==> flow/design.v <==
`default_nettype none
`timescale 1ns/1ps
module simple_can_ctrl(
    input  wire        clk,
    input  wire        rst_n,
    input  wire [31:0] wb_adr_i,
    input  wire [31:0] wb_dat_i,
    output reg  [31:0] wb_dat_o,
    input  wire        wb_we_i,
    input  wire        wb_cyc_i,
    input  wire        wb_stb_i,
    output reg         wb_ack_o,
    output reg         rx_ready,       
    output reg  [10:0] rx_id,
    output reg  [7:0]  rx_data0,
    output reg  [7:0]  rx_data1
);
    localparam [3:0] ADDR_CMD       = 4'h0;  
    localparam [3:0] ADDR_STATUS    = 4'h1;  
    localparam [3:0] ADDR_TX_ID     = 4'h2;  
    localparam [3:0] ADDR_TX_LEN    = 4'h3;  
    localparam [3:0] ADDR_TX_DATA0  = 4'h4;  
    localparam [3:0] ADDR_TX_DATA1  = 4'h5;  
    localparam [3:0] ADDR_RX_ID     = 4'h6;  
    localparam [3:0] ADDR_RX_LEN    = 4'h7;  
    localparam [3:0] ADDR_RX_DATA0  = 4'h8;  
    localparam [3:0] ADDR_RX_DATA1  = 4'h9;  
    reg        loopback_en;
    reg        tx_start_pulse;  
    reg  [31:0] status_reg;
    reg  [10:0] tx_id;
    reg  [7:0]  tx_len;       
    reg  [31:0] tx_data0;     
    reg  [31:0] tx_data1;     
    reg  [7:0]  rx_len;       
    wire        wb_access = wb_cyc_i & wb_stb_i;
    wire        wb_write  = wb_access &  wb_we_i;
    wire        wb_read   = wb_access & ~wb_we_i;
    wire [3:0]  waddr     = wb_adr_i[5:2];
    always @(posedge clk or negedge rst_n) begin
        if (!rst_n) begin
            wb_ack_o       <= 1'b0;
            wb_dat_o       <= 32'd0;
            loopback_en    <= 1'b0;
            tx_start_pulse <= 1'b0;
            status_reg     <= 32'd0;
            tx_id          <= 11'd0;
            tx_len         <= 8'd0;
            tx_data0       <= 32'd0;
            tx_data1       <= 32'd0;
            rx_id          <= 11'd0;
            rx_len         <= 8'd0;
            rx_data0       <= 8'd0;
            rx_data1       <= 8'd0;
            rx_ready       <= 1'b0;
        end else begin
            tx_start_pulse <= 1'b0;
            if (wb_access & ~wb_ack_o)
                wb_ack_o <= 1'b1;
            else
                wb_ack_o <= 1'b0;
            if (wb_write & ~wb_ack_o) begin
                case (waddr)
                    ADDR_CMD: begin
                        loopback_en    <= wb_dat_i[1];
                        if (wb_dat_i[0])     
                            tx_start_pulse <= 1'b1;  
                    end
                    ADDR_STATUS: begin
                        if (wb_dat_i[0]) status_reg[0] <= 1'b0;  
                        if (wb_dat_i[1]) status_reg[1] <= 1'b0;  
                        if (wb_dat_i[2]) status_reg[2] <= 1'b0;  
                    end
                    ADDR_TX_ID:     tx_id    <= wb_dat_i[10:0];
                    ADDR_TX_LEN:    tx_len   <= wb_dat_i[7:0];
                    ADDR_TX_DATA0:  tx_data0 <= wb_dat_i;
                    ADDR_TX_DATA1:  tx_data1 <= wb_dat_i;
                    default:   ;
                endcase
            end
            if (wb_read & ~wb_ack_o) begin
                case (waddr)
                    ADDR_CMD:      wb_dat_o <= {30'd0, loopback_en, 1'b0};  
                    ADDR_STATUS:   wb_dat_o <= status_reg;
                    ADDR_TX_ID:    wb_dat_o <= {21'd0, tx_id};
                    ADDR_TX_LEN:   wb_dat_o <= {24'd0, tx_len};
                    ADDR_TX_DATA0: wb_dat_o <= tx_data0;
                    ADDR_TX_DATA1: wb_dat_o <= tx_data1;
                    ADDR_RX_ID:    wb_dat_o <= {21'd0, rx_id};
                    ADDR_RX_LEN:   wb_dat_o <= {24'd0, rx_len};
                    ADDR_RX_DATA0: wb_dat_o <= {24'd0, rx_data0};
                    ADDR_RX_DATA1: wb_dat_o <= {24'd0, rx_data1};
                    default:       wb_dat_o <= 32'd0;
                endcase
            end
            if (tx_start_pulse) begin
                status_reg[0] <= 1'b1;  
                if (loopback_en) begin
                    rx_id    <= tx_id;
                    rx_len   <= tx_len;
                    rx_data0 <= tx_data0[7:0];
                    rx_data1 <= tx_data1[7:0];
                    status_reg[1] <= 1'b1;  
                end
            end
            rx_ready <= status_reg[1];
        end
    end
endmodule
* Tool chain data of simple_can_ctrl *
Tool output for the design above, in the order of the flow.
Line numbers count from 1 in the design file above.
Operators carry their Yosys type and port widths (W data, S select, Z words).
A cell with -- has no value.

inputs
  top = simple_can_ctrl
  clock input = clk
  standard-cell library = sky130hd
  library corner = tt_025C_1v80

* Elaborated design *
Yosys after proc, flatten, opt, wreduce and memory -nomap, before mapping. Memory bits, and registers merged into a memory's read port (data or address), are not among the register bits. Print and check cells are not counted. Equal cells are merged and count once.

bit counts
  input port bits = 69
  register bits = 156
  cells after elaboration = 57
  output and inout port bits = 61

operators by class
  equality and inequality tests = 9
  bitwise logic cells = 8
  reductions and logical operators = 11
  multiplexer cells = 14

operator list
  cell                  count
  $pmux W32 S10         1
  $eq A4 B3 Y1 const B  4
  $mux W1               13
  $reduce_and A2 Y1     6
  $eq A4 B2 Y1 const B  2
  $eq A4 B4 Y1 const B  2
  $and A1 B1 Y1         6
  $reduce_bool A2 Y1    3
  $eq A4 B1 Y1 const B  1
  $logic_not A4 Y1      1
  $reduce_and A3 Y1     1
  $not A1 Y1            2

* Longest topological paths *
Depth = most cells in a row (Yosys ltp): at word level without a register or memory, in the mapped netlist without a sequential cell, where the memories' decode and read muxes count.

depth
  depth after elaboration = 6
  ABC_AREA = 0
  depth in mapped cells = 7
  depth with buffers taken out = 4

* Netlist *
Source: synth_stat.txt of the flow (Yosys; design flattened, memories mapped). It holds for the ABC_AREA given above (unset counts as 0); a run with the other value may have another netlist.

cells by type
  cell                       count  total area (µm²)
  sky130_fd_sc_hd__dfrtp_1   156    3.9E+03
  sky130_fd_sc_hd__mux2_2    106    1.19E+03
  sky130_fd_sc_hd__mux2_4    20     300.288
  sky130_fd_sc_hd__a22oi_1   33     247.738
  sky130_fd_sc_hd__nand2_1   31     116.362
  sky130_fd_sc_hd__o21ai_0   20     100.096
  sky130_fd_sc_hd__buf_2     15     75.072
  sky130_fd_sc_hd__mux2i_1   7      70.067
  sky130_fd_sc_hd__buf_6     6      67.565
  sky130_fd_sc_hd__nand3b_1  9      67.565
  sky130_fd_sc_hd__nor2b_1   9      56.304
  sky130_fd_sc_hd__a32oi_1   6      52.55
  sky130_fd_sc_hd__buf_4     7      52.55
  sky130_fd_sc_hd__a22o_1    5      43.792
  sky130_fd_sc_hd__a221o_1   4      40.038
  sky130_fd_sc_hd__o22ai_1   6      37.536
  sky130_fd_sc_hd__nor3_4    2      32.531
  sky130_fd_sc_hd__clkbuf_1  8      30.029

Other cell types: 33; their cells: 64.

mapped netlist
  mapped cells = 514
  mapped area = 6954.2 µm²
  buffers = 36
  sequential part of the area = 3903.7 µm²
  mapped flip-flops = 156

* Worst setup path after synthesis *
OpenSTA on the mapped netlist: ideal clock, no wires. The path of least setup slack (recovery checks aside). Input and output delay are each 20% of the period. Register names are those of the netlist, which keeps one name where synthesis merged equal registers.

timing after synthesis
  kind = register to register
  from = register wb_ack_o
  to = register tx_data0[10]
  delay of the path = 1678 ps
  stages on the path = 5
  time at the first pin = 0 ps
  data arrival time = 1553 ps
  setup slack = 282 ps
  required time = 1835 ps
  clock period = 1960 ps
  library setup time = 125 ps
  buffers on the path = 1
  period reached after synthesis = 1678 ps

"delay of the path" is the arrival time less input delay plus setup time.
"stages on the path": output pins that drive a net of the path, with the launching flip-flop's if there is one; two outputs of one cell count as two.
"period reached after synthesis" is the clock period less the worst setup slack; recovery checks do not enter. This is arithmetic on one report: input and output delays are still those of the set period (20% each).
The rows between start and end are the longest chain of elaborated cells between them; the timing report does not say that the signal goes this way. Where chains are equally long, one stands for them.
A line is the first line of the expression or statement that the cell stems from. Yosys adds cells for indexed reads and writes and turns some case tables into memories.
At most two assigning lines are given for a register; there are more.

between the ends, after synthesis
  cell sequence = sky130_fd_sc_hd__dfrtp_1 > sky130_fd_sc_hd__nand4b_4 > sky130_fd_sc_hd__nor4_4 > sky130_fd_sc_hd__buf_6 > sky130_fd_sc_hd__mux2_4
  length of the longest elaborated chain = 3
  elaborated cells on any way between the ends = 3
  classes of those cells = 2 x logic; 1 x reduce/logical

RTL lines, path after synthesis
  item               RTL line  text
  from (decl)        12        output reg         wb_ack_o,
  from (assign)      42        wb_ack_o       <= 1'b0;
  from (assign)      59        wb_ack_o <= 1'b1;
  $not A1 Y1         62        if (wb_write & ~wb_ack_o) begin
  $and A1 B1 Y1      62
  $reduce_and A2 Y1  --
  to (assign)        49        tx_data0       <= 32'd0;
  to (assign)        76        ADDR_TX_DATA0:  tx_data0 <= wb_dat_i;
  to (decl)          33        reg  [31:0] tx_data0;

* Path in the finished layout *
Path of least setup slack in the final report of run 1 (OpenROAD, finished layout, wires in). Where an end is a register, its clock arrival counts in the times.
The report prints the path's times to 10 ps; the period is as set.

timing after layout
  kind = input to register
  from = input wb_adr_i[3]
  to = register wb_dat_o[0]
  stages on the path = 6
  library setup time = 60 ps
  clock period = 3340 ps
  required time = 3720 ps
  setup slack = 690 ps
  time at the first pin = 670 ps
  input delay = 670 ps
  buffers on the path = 2
  data arrival time = 3020 ps

The rows between start and end are the longest chain of elaborated cells between them; the timing report does not say that the signal goes this way. Where chains are equally long, one stands for them.
At most two assigning lines are given for a register; there are more.

between the ends, after layout
  cell sequence = sky130_fd_sc_hd__clkdlybuf4s50_1 > sky130_fd_sc_hd__buf_4 > sky130_fd_sc_hd__nor3b_1 > sky130_fd_sc_hd__a22oi_1 > sky130_fd_sc_hd__o31ai_1 > sky130_fd_sc_hd__a21o_1
  length of the longest elaborated chain = 2
  elaborated cells on any way between the ends = 11
  classes of those cells = 9 x eq/ne; 1 x mux; 1 x reduce/logical

RTL lines, path after layout
  item           RTL line  text
  from (decl)    6         input  wire [31:0] wb_adr_i,
  $eq A4 B4 Y1   82        case (waddr)
  $pmux W32 S10  82
  to (assign)    83        ADDR_CMD:      wb_dat_o <= {30'd0, loopback_en, 1'b0};
  to (assign)    84        ADDR_STATUS:   wb_dat_o <= status_reg;
  to (decl)      8         output reg  [31:0] wb_dat_o,

Wiki page: simple_can_ctrl / flow data

Measured data: module simple_can_ctrl, platform sky130hd, 2 stored runs of the flow under differing settings, order arbitrary. Input and output delays are each 20% of the period that was set; the output load is 0.01 pF.
By "achieved clock period" is meant the clock period of the run minus its worst setup slack. This is arithmetic on one report: input and output delays are still those of the set period (20% each).
"worst setup path time" means the part of the period allowed to the worst setup path (the constraints hold back 20% at inputs and 20% at outputs) less its slack; where the path has registers, the arrival times of their clocks count too.
"power": no workload was simulated; the value follows from the tool's default switching activity.
"worst setup path time" is given in steps of 10 ps.

Run 1
==> flow/run.sh <==
#!/bin/bash
# the make line also repeats the synthesis and layout settings of config.mk as NAME=value (left out here)
make -C /OpenROAD-flow-scripts/flow DESIGN_CONFIG=/design/flow/config.mk WORK_HOME=/design/flow/orfs CLKGATE_MAP_FILE= finish
==> flow/config.mk <==
export PLATFORM = sky130hd
export DESIGN_NAME = simple_can_ctrl
export DESIGN_NICKNAME = simple_can_ctrl
export VERILOG_FILES = /design/flow/design.v
export SDC_FILE = /design/flow/constraint.sdc
export NUM_CORES = 4
export LEC_CHECK = 0
export CAP_MARGIN = 20
export CELL_PAD_IN_SITES_GLOBAL_PLACEMENT = 0
export CORE_ASPECT_RATIO = 1.0
export CORE_MARGIN = 2
export CORE_UTILIZATION = 45
export HOLD_SLACK_MARGIN = -0.04
export MIN_ROUTING_LAYER = met2
export PLACE_DENSITY_LB_ADDON = 0.28
export SLEW_MARGIN = 20
export TNS_END_PERCENT = 60
==> flow/constraint.sdc <==
create_clock -name core_clock -period 3.34 [get_ports {clk}]
set_input_delay 0.6680 -clock core_clock [delete_from_list [all_inputs] [get_ports {clk}]]
set_output_delay 0.6680 -clock core_clock [all_outputs]
set_load 0.01 [all_outputs]

==> results of run 1 <==
chip area after synthesis (Yosys): 6954.2 µm²
die area: 16463.5 µm²
standard-cell area of the final layout: 8735.9 µm²
utilization: 0.577
worst setup slack after layout: 695 ps
total negative slack: 0 ps
power: 4477 uW
achieved clock period: 2645 ps
worst setup path time: 1980 ps
worst setup path kind: input to register

Run 2
==> flow/run.sh <==
#!/bin/bash
# the make line also repeats the synthesis and layout settings of config.mk as NAME=value (left out here)
make -C /OpenROAD-flow-scripts/flow DESIGN_CONFIG=/design/flow/config.mk WORK_HOME=/design/flow/orfs CLKGATE_MAP_FILE= finish
==> flow/config.mk <==
export PLATFORM = sky130hd
export DESIGN_NAME = simple_can_ctrl
export DESIGN_NICKNAME = simple_can_ctrl
export VERILOG_FILES = /design/flow/design.v
export SDC_FILE = /design/flow/constraint.sdc
export NUM_CORES = 4
export LEC_CHECK = 0
export CAP_MARGIN = 20
export CORE_MARGIN = 2
export CORE_UTILIZATION = 40
export SLEW_MARGIN = 20
==> flow/constraint.sdc <==
create_clock -name core_clock -period 3.43 [get_ports {clk}]
set_input_delay 0.6860 -clock core_clock [delete_from_list [all_inputs] [get_ports {clk}]]
set_output_delay 0.6860 -clock core_clock [all_outputs]
set_load 0.01 [all_outputs]

==> results of run 2 <==
chip area after synthesis (Yosys): 6954.2 µm²
die area: 18456.6 µm²
standard-cell area of the final layout: 8821.0 µm²
utilization: 0.515
worst setup slack after layout: 919 ps
total negative slack: 0 ps
power: 4382 uW
achieved clock period: 2511 ps
worst setup path time: 1830 ps
worst setup path kind: input to register
